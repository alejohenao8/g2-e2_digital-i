==> flow/design.v <==
module estacionamiento (
    input wire clk,            
    input wire ech,            
    output reg trigger_o,      
    output reg led_50cm,       
    output reg led_100cm,      
    output reg led_200cm,      
    output reg buzzer          
);
    parameter CLOCK_FREQ = 50000000;  
    parameter SOUND_SPEED = 34300;    
    parameter DISTANCE_50CM = 50;     
    parameter DISTANCE_60CM = 60;     
    parameter DISTANCE_100CM = 100;   
    parameter DISTANCE_110CM = 110;   
    parameter DISTANCE_200CM = 200;   
    parameter TIME_50CM  = (2 * DISTANCE_50CM * CLOCK_FREQ) / SOUND_SPEED;   
    parameter TIME_60CM  = (2 * DISTANCE_60CM * CLOCK_FREQ) / SOUND_SPEED;   
    parameter TIME_100CM = (2 * DISTANCE_100CM * CLOCK_FREQ) / SOUND_SPEED;  
    parameter TIME_110CM = (2 * DISTANCE_110CM * CLOCK_FREQ) / SOUND_SPEED;  
    parameter TIME_200CM = (2 * DISTANCE_200CM * CLOCK_FREQ) / SOUND_SPEED;  
    reg [31:0] echo_time;      
    reg measuring;             
    reg [23:0] trigger_count;  
    reg [31:0] delay_count;    
    initial begin
        measuring <= 0;
        echo_time <= 0;
        trigger_count <= 0;
        delay_count <= 0;
        trigger_o <= 0;
        led_50cm <= 0;   
        led_100cm <= 0;  
        led_200cm <= 0;  
        buzzer <= 0;     
    end
    always @(posedge clk) begin
        if (delay_count == 0) begin
            if (trigger_count == 0) begin
                trigger_o <= 1;  
                trigger_count <= CLOCK_FREQ / 100000;  
            end else if (trigger_count == 1) begin
                trigger_o <= 0;  
                trigger_count <= 0;
                delay_count <= CLOCK_FREQ / 16;  
            end else begin
                trigger_count <= trigger_count - 1;
            end
        end else begin
            delay_count <= delay_count - 1;
        end
    end
    always @(posedge clk) begin
        if (trigger_o == 0 && ech == 1 && !measuring) begin
            measuring <= 1;
            echo_time <= 0;
        end else if (measuring) begin
            if (ech == 0) begin
                measuring <= 0;
                led_50cm <= 1;  
                led_100cm <= 1;
                led_200cm <= 1;
                buzzer <= 1;
                if (echo_time <= TIME_50CM) begin
                    led_50cm <= 0;
                    buzzer <= 0;  
                end else if (echo_time > TIME_50CM && echo_time < TIME_100CM) begin
                    led_100cm <= 0;
                end else if (echo_time > TIME_100CM) begin
                    led_200cm <= 0;
                end
            end else begin
                echo_time <= echo_time + 1;
            end
        end
    end
endmodule
# Tool chain data of estacionamiento
# Tool output for the design above, in the order of the flow.
# Line numbers count from 1 in the design file above.
# Operators: Yosys type, input widths -> output width; for muxes data width and select width s.
# Cell names lack the library's common part.
# The mark -- stands for no value.
# setup
top_module	estacionamiento
clk_port	clk
lib	sky130hd
corner	tt_025C_1v80

# Elaborated design
# Counts by Yosys on the flattened word-level netlist (proc, flatten, opt, wreduce; memories kept). Register bits leave out memories and registers merged into their read ports (data or address). Print and check cells are left out.
# classes
add_sub_neg	3
n_cmp	4
n_eq	3
n_mux	10
logic	3
n_reduce_logical	13
# op_table
operator	count
$mux 32	3
$add 32x1->32 const B	1
$sub 32x1->32 const B	1
$gt 32x15->1 const B	1
$le 32x15->1 const B	1
$gt 32x16->1 const B	1
$lt 32x16->1 const B	1
$logic_not 32->1	1
$sub 24x1->24 const B	1
$eq 24x1->1 const B	1
$logic_not 24->1	1
$mux 9	1
$reduce_and 2->1	3
$mux 1	6
$reduce_or 2->1	2
$logic_and 1x1->1	3
$not 1->1	3
$reduce_and 3->1	1
$ne 2x1->1 const B	1
$ne 2x2->1 const B	1
$reduce_bool 2->1	1
$logic_not 1->1	1
# word_totals
reg_bits	93
inputBits	2
output_inout_bits	5
elab_cells	45

# Logic depth
# Yosys ltp: most cells in a row. Word level: on the elaborated netlist, between registers, memories and ports. Mapped: between sequential cells and ports; inverters and the memories' decode and read muxes count.
# logic_depth
word_depth	5
abc_area	0
mapped_depth	9
mapped_depth_nobuf	8

# After synthesis
# Yosys stat after the flow's synthesis: flattened, memories mapped to cells. It holds for the ABC_AREA given above (unset counts as 0); a run with the other value may have another netlist.
# Totals and module areas in this step are rounded.
# by_type
type	count	area_total_um2
edfxtp_1	60	1.8E+03
dfxtp_1	33	660.634
xnor2_1	40	350.336
nor2_1	83	311.549
xor2_1	27	236.477
nor4_1	24	150.144
nor3_1	27	135.13
nand2_1	34	127.622
ha_1	9	112.608
nand4_1	17	106.352
nand3_1	21	105.101
o21ai_0	18	90.086
or3_1	11	68.816
a21oi_1	10	50.048
o31ai_1	6	45.043
nor4_4	2	42.541
inv_1	11	41.29
clkbuf_1	10	37.536
# Other cell types: 37; their cells: 71.
# mapped
mapped_cells	514
mapped_area_um2	5000
sequential_area_um2	2500
ff_cells	93
n_buf	20

# Path before layout
# Path of least setup slack by OpenSTA after synthesis, without wires, with an ideal clock, recovery checks aside; 20% of the period is set as input and as output delay. Where synthesis merged equal registers, the netlist keeps one of their names.
# synth_path
kind	register to register
start	register trigger_count[5]
end	register delay_count[0]
period_ns	3.6
setup_time_ns	0.388
launch_ns	0.000
arrival_ns	2.345
required_ns	3.212
slack_ns	0.867
delay_ns	2.733
path_stages	6
path_buffers	0
synth_period_reached_ns	2.733
# "delay_ns" = arrival - input delay + setup time.
# "path_stages": output pins that drive a net of the path, with the launching flip-flop's if there is one; two outputs of one cell count as two.
# "synth_period_reached_ns" = period - worst setup slack (recovery checks aside). The figure is calculated, with input and output delays left at 20% of the set period.
# The rows between start and end are the longest chain of elaborated cells between them; the timing report does not say that the signal goes this way. Where chains are equally long, one stands for them.
# A line is the first line of the expression or statement that the cell stems from. Yosys adds cells for indexed reads and writes and turns some case tables into memories.
# A register here has more assigning lines than the two given.
# The path ends at the enable pin of a flip-flop; only ways to that pin are counted.
# synth_between
path_cell_list	edfxtp_1 -> nor4_2 -> nand2_1 -> nor4_1 -> and2_0 -> a21o_1
elab_chain_cells	3
cells_between	5
lines_between	2
cone_classes	3 x eq/ne; 2 x reduce/logical
# synth_lines
element	line	text
start, declared	24	reg [23:0] trigger_count;
start, assigned	41	trigger_count <= CLOCK_FREQ / 100000;
start, assigned	47	trigger_count <= trigger_count - 1;
$eq 24x1->1	42	end else if (trigger_count == 1) begin
$ne 2x1->1	--
$reduce_and 2->1	--
end, assigned	45	delay_count <= CLOCK_FREQ / 16;
end, assigned	50	delay_count <= delay_count - 1;
end, declared	25	reg [31:0] delay_count;

# Worst path after layout
# Path of least setup slack in the final report of run A (OpenROAD, finished layout, wires in). Where an end is a register, its clock arrival counts in the times.
# layout_path
kind	register to register
start	register trigger_count[5]
end	register delay_count[24]
period_ns	4.46
setup_time_ns	0.29
launch_ns	0.37
arrival_ns	3.26
required_ns	4.54
slack_ns	1.28
path_stages	7
path_buffers	1
# The rows between start and end are the longest chain of elaborated cells between them; the timing report does not say that the signal goes this way. Where chains are equally long, one stands for them.
# A register here has more assigning lines than the two given.
# The path ends at the enable pin of a flip-flop; only ways to that pin are counted.
# layout_between
path_cell_list	edfxtp_1 -> nor4_2 -> nand2_1 -> nor4_1 -> and2_0 -> a21o_1 -> buf_4
elab_chain_cells	3
cells_between	5
lines_between	2
cone_classes	3 x eq/ne; 2 x reduce/logical
# layout_lines
element	line	text
start, declared	24	reg [23:0] trigger_count;
start, assigned	41	trigger_count <= CLOCK_FREQ / 100000;
start, assigned	47	trigger_count <= trigger_count - 1;
$eq 24x1->1	42	end else if (trigger_count == 1) begin
$ne 2x1->1	--
$reduce_and 2->1	--
end, assigned	45	delay_count <= CLOCK_FREQ / 16;
end, assigned	50	delay_count <= delay_count - 1;
end, declared	25	reg [31:0] delay_count;

--- measured runs ---
Measured results for estacionamiento: 2 stored runs of the Yosys and OpenROAD flow on sky130hd. The settings differ; the order carries no meaning. The constraints put input and output delay at 20% of the set period each and load the outputs with 0.01 pF.
"clock_period_reached_ns" is the run's clock period less its worst setup slack. It is reckoned from that one timing run; input and output delays stay at 20% of the period that was set.
"worstPathTime_ns" = time allowed to the worst setup path (clock period - input delay - output delay, where it has them) - its slack; a late launch clock adds to it, a late capture clock takes from it.
By "power.total_mw" is meant OpenSTA's value without simulated activity: inputs other than the clock are taken to toggle once in ten clock periods, and the tool carries that through the logic.
The measured numbers are rounded.

Run A, flow files:
==> flow/run.sh <==
#!/bin/bash
# the make line also repeats the synthesis and layout settings of config.mk as NAME=value (left out here)
make -C /OpenROAD-flow-scripts/flow DESIGN_CONFIG=/design/flow/config.mk WORK_HOME=/design/flow/orfs CLKGATE_MAP_FILE= finish
==> flow/config.mk <==
export PLATFORM = sky130hd
export DESIGN_NAME = estacionamiento
export DESIGN_NICKNAME = estacionamiento
export VERILOG_FILES = /design/flow/design.v
export SDC_FILE = /design/flow/constraint.sdc
export NUM_CORES = 4
export LEC_CHECK = 0
export ABC_AREA = 0
export CAP_MARGIN = 15
export CELL_PAD_IN_SITES_DETAIL_PLACEMENT = 0
export CELL_PAD_IN_SITES_GLOBAL_PLACEMENT = 0
export CORE_MARGIN = 2
export CORE_UTILIZATION = 50
export CTS_CLUSTER_SIZE = 83
export PLACE_DENSITY_LB_ADDON = 0.02
export SETUP_SLACK_MARGIN = 0.96
export SLEW_MARGIN = 20
export TNS_END_PERCENT = 15
==> flow/constraint.sdc <==
create_clock -name core_clock -period 4.46 [get_ports {clk}]
set_input_delay 0.8920 -clock core_clock [delete_from_list [all_inputs] [get_ports {clk}]]
set_output_delay 0.8920 -clock core_clock [all_outputs]
set_load 0.01 [all_outputs]

==> results of run A, as CSV <==
result,value
synth_area_um2,5000
final_die_area_um2,11000
stdcell_area_um2,5400
layout_utilization_frac,0.55
final_setup_ws_ns,1.3
tns_setup_ns,0.000
timing.hold.ws_ns,0.50
power.total_mw,1.5
clock_period_reached_ns,3.176
worstPathTime_ns,3.18
worst_path_kind,"register to register"

Run B, flow files:
==> flow/run.sh <==
#!/bin/bash
# the make line also repeats the synthesis and layout settings of config.mk as NAME=value (left out here)
make -C /OpenROAD-flow-scripts/flow DESIGN_CONFIG=/design/flow/config.mk WORK_HOME=/design/flow/orfs CLKGATE_MAP_FILE= finish
==> flow/config.mk <==
export PLATFORM = sky130hd
export DESIGN_NAME = estacionamiento
export DESIGN_NICKNAME = estacionamiento
export VERILOG_FILES = /design/flow/design.v
export SDC_FILE = /design/flow/constraint.sdc
export NUM_CORES = 4
export LEC_CHECK = 0
export CAP_MARGIN = 20
export CELL_PAD_IN_SITES_DETAIL_PLACEMENT = 2
export CELL_PAD_IN_SITES_GLOBAL_PLACEMENT = 3
export CORE_MARGIN = 2
export CORE_UTILIZATION = 60
export GPL_ROUTABILITY_DRIVEN = 0
export GPL_TIMING_DRIVEN = 1
export MIN_ROUTING_LAYER = met1
export PLACE_DENSITY_LB_ADDON = 0.01
export SETUP_SLACK_MARGIN = 0.18
export SLEW_MARGIN = 20
==> flow/constraint.sdc <==
create_clock -name core_clock -period 3.97 [get_ports {clk}]
set_input_delay 0.7940 -clock core_clock [delete_from_list [all_inputs] [get_ports {clk}]]
set_output_delay 0.7940 -clock core_clock [all_outputs]
set_load 0.01 [all_outputs]

Run B: stopped before the end: placement reported FLW-0024
--- end ---
